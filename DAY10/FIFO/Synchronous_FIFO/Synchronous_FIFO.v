==> flow/design.v <==
module Synchronous_FIFO #(
parameter DATA=8,
parameter DEPTH=8)
(
input clk,rst,
input we_enb,
input re_enb,
input [DATA-1:0]data_in,
output reg [DATA-1:0]data_out,
output full,empty);
reg [DATA-1:0]mem[0:DEPTH-1];
reg [$clog2(DEPTH)-1:0]we_pntr=0;
reg [$clog2(DEPTH)-1:0]re_pntr=0;
reg count=0;
always@(posedge clk)begin
	if(rst)begin
		we_pntr<=0;
		re_pntr<=0;
		data_out<=0;
		count<=0;
	end else begin
		if(we_enb&&!full)begin
			mem[we_pntr]<=data_in;
			we_pntr<=we_pntr+1;
			count<=count+1;
		end
		if(re_enb&&!empty)begin
			data_out<=mem[re_pntr];
			re_pntr<=re_pntr+1;
			count<=count-1;
		end
	end
end
assign full=(count==DEPTH);
assign empty=(count==0);
endmodule
---- From RTL to reports: Synchronous_FIFO ----
What the tools print for Synchronous_FIFO, step after step.
Lines are those of the file above, counted from 1.
Operators carry their Yosys type and port widths (W data, S select, Z words).
Cell names lack the library's common part.
The mark - stands for no value.
design
  top ..................................... Synchronous_FIFO
  clock ................................... clk
  library ................................. sky130hd
  corner .................................. tt_025C_1v80

---- Word level ----
Counts by Yosys on the flattened word-level netlist (proc, flatten, opt, wreduce; memories kept). Register bits leave out memories and registers merged into their read ports (data or address). Print and check cells are left out. Cells with the same type and inputs are merged into one.
Memory sizes are those after Yosys's memory passes, which may raise the word count (mostly to a power of two), join words into wider ones and drop unused or constant bits.
storage and ports
  flip-flop bits (word level) ............. 7
  memory bits (writable) .................. 64
  word width x clocked read ports ......... 8
  memories kept ........................... 1
  input bits .............................. 12
  elaborated cells ........................ 19
cells by class
  add/subtract/negate cells ............... 4
  muxes and demuxes ....................... 8
  bitwise gates (word level) .............. 1
  reduce/logical cells .................... 2
memory list
  memory  depth  bits a word  rd ports  wr ports  RTL line  text
  mem     8      8            1         1         11        reg [DATA-1:0]mem[0:DEPTH-1];
operator list
  operator               number
  $mux W8                2
  $add A3 B1 Y3 const B  2
  $mux W3                2
  $mux W1                4
  $reduce_bool A2 Y1     1
  $add A1 B1 Y1 const B  1
  $sub A1 B1 Y1 const B  1
  $logic_and A1 B1 Y1    1
  $not A1 Y1             1

---- Depth ----
Depth = most cells in a row (Yosys ltp): at word level without a register or memory, in the mapped netlist without a sequential cell, where the memories' decode and read muxes count.
logic depth
  word-level depth ........................ 3
  ABC_AREA ................................ 0
  depth in mapped cells ................... 6
  depth with buffers taken out ............ 4

---- Mapped cells and area ----
Yosys stat after the flow's synthesis: flattened, memories mapped to cells. It holds for the ABC_AREA given above (unset counts as 0); a run with the other value may have another netlist.
cells by type
  cell      number
  edfxtp_1  64
  dfxtp_1   15
  mux2i_1   12
  mux2_2    10
  mux4_1    3
  nor2_1    21
  mux4_2    3
  nand2_1   11
  nand2b_1  6
  o22ai_1   5
  a32o_1    3
  a211oi_2  2
  ha_1      2
  o31ai_1   3
  a21oi_1   4
  a221o_1   2
  buf_12    1
  xnor2_1   2
Not listed: further types 14, cells in them 19.
synthesis totals
  standard cells after synthesis .......... 188
  mapped area ............................. 3,098.0 um^2
  sequential area ......................... 2,222.1 um^2
  mapped flip-flops ....................... 79
  buffers ................................. 9

---- Timing after synthesis ----
Source: OpenSTA report_checks on the synthesized netlist (no wires, ideal clock, input and output delay 20% of the period each), path of least setup slack; recovery checks are left aside. Register names are those of the netlist, which keeps one name where synthesis merged equal registers.
timing post-synthesis
  path type ............................... input port to flip-flop
  start ................................... input we_enb
  end ..................................... memory mem[0][0]
  period .................................. 2.18 ns
  setup time .............................. 0.395 ns
  launch time at the first pin ............ 0.436 ns
  data arrival time ....................... 1.643 ns
  required time ........................... 1.785 ns
  path slack .............................. 0.143 ns
  delay of the path ....................... 1.602 ns
  driving pins on the path ................ 3
  synthesis period reached ................ 2.037 ns
"delay of the path" is the arrival time less input delay plus setup time.
"driving pins on the path" counts driving pins, that of a launching flip-flop among them; a cell with two outputs on the path counts twice.
"synthesis period reached" is the clock period less the worst setup slack; recovery checks do not enter. This is arithmetic on one report: input and output delays are still those of the set period (20% each).
The rows between start and end are the longest chain of elaborated cells between them; the timing report does not say that the signal goes this way. Where chains are equally long, one stands for them.
A line is the first line of the expression or statement that the cell stems from. Yosys adds cells for indexed reads and writes and turns some case tables into memories.
Only ways into the end's enable, where the timed path ends, are counted here.
between the ends, post-synthesis
  cells stage by stage .................... clkbuf_1 > nand2b_1 > nor4_1
  cells in the longest elaborated chain ... 2
  elaborated cells between the ends (all ways) .. 4
  RTL lines with such cells ............... 2
RTL lines, path post-synthesis
  element      RTL line  text
  from (decl)  6         input we_enb,
  $mux W3      22        if(we_enb&&!full)begin
  $mux W3      16        if(rst)begin
  to (decl)    11        reg [DATA-1:0]mem[0:DEPTH-1];

---- Worst path after layout ----
From the final timing report of run A: the path of least setup slack in the routed layout; clock arrival at registers is part of the times.
timing after layout
  path type ............................... flip-flop to flip-flop
  start ................................... register re_pntr[0]
  end ..................................... register data_out[5]
  period .................................. 1.29 ns
  setup time .............................. 0.10 ns
  launch time at the first pin ............ 0.34 ns
  data arrival time ....................... 1.74 ns
  required time ........................... 1.53 ns
  path slack .............................. -0.21 ns
  driving pins on the path ................ 5
between the ends, after layout
  cells stage by stage .................... dfxtp_4 > buf_12 > mux4_2 > nand2b_4 > a32o_1
RTL lines, path after layout
  element        RTL line  text
  from (decl)    13        reg [$clog2(DEPTH)-1:0]re_pntr=0;
  from (assign)  18        re_pntr<=0;
  from (assign)  29        re_pntr<=re_pntr+1;
  to (decl)      9         output reg [DATA-1:0]data_out,
No chain of elaborated cells between the ends is given.

Measured data: module Synchronous_FIFO, platform sky130hd, 2 stored runs of the flow under differing settings, order arbitrary. Input and output delays are each 20% of the period that was set; the output load is 0.01 pF.
By "clock period achieved" is meant the clock period of the run minus its worst setup slack. This is arithmetic on one report: input and output delays are still those of the set period (20% each).
"allowed time less slack (worst setup path)" = time allowed to the worst setup path (clock period - input delay - output delay, where it has them) - its slack; a late launch clock adds to it, a late capture clock takes from it.
"total power of the final layout" rests on the timing tool's default activity at the inputs, not on a simulated workload.

---- run A ----
settings
  period_ns = 1.29
  CORE_UTILIZATION = 65
  SETUP_SLACK_MARGIN = 0.23
  PLACE_DENSITY = 0.83
  TNS_END_PERCENT = 10
  GPL_TIMING_DRIVEN = 0
  GPL_ROUTABILITY_DRIVEN = 1
  CTS_CLUSTER_SIZE = 52
  CAP_MARGIN = 20
  CORE_MARGIN = 2
  SLEW_MARGIN = 20
results
  chip area in the Yosys report ........... 3,098.0 um^2
  overall die area ........................ 5,334.1 um^2
  utilization of the finished layout ...... 84.5 %
  setup slack of the worst path ........... -0.207 ns
  worst hold slack in the final report .... 0.279 ns
  total power of the final layout ......... 0.005031 W
  clock period achieved ................... 1.497 ns
  allowed time less slack (worst setup path) .. 1.50 ns
  class of the worst setup path ........... flip-flop to flip-flop

---- run B ----
settings
  period_ns = 2.78
  CAP_MARGIN = 20
  CORE_MARGIN = 2
  CORE_UTILIZATION = 40
  SLEW_MARGIN = 20
results
  chip area in the Yosys report ........... 3,098.0 um^2
  overall die area ........................ 8,464.9 um^2
  utilization of the finished layout ...... 48.2 %
  setup slack of the worst path ........... 0.848 ns
  worst hold slack in the final report .... 0.468 ns
  total power of the final layout ......... 0.002331 W
  clock period achieved ................... 1.932 ns
  allowed time less slack (worst setup path) .. 1.93 ns
  class of the worst setup path ........... flip-flop to flip-flop
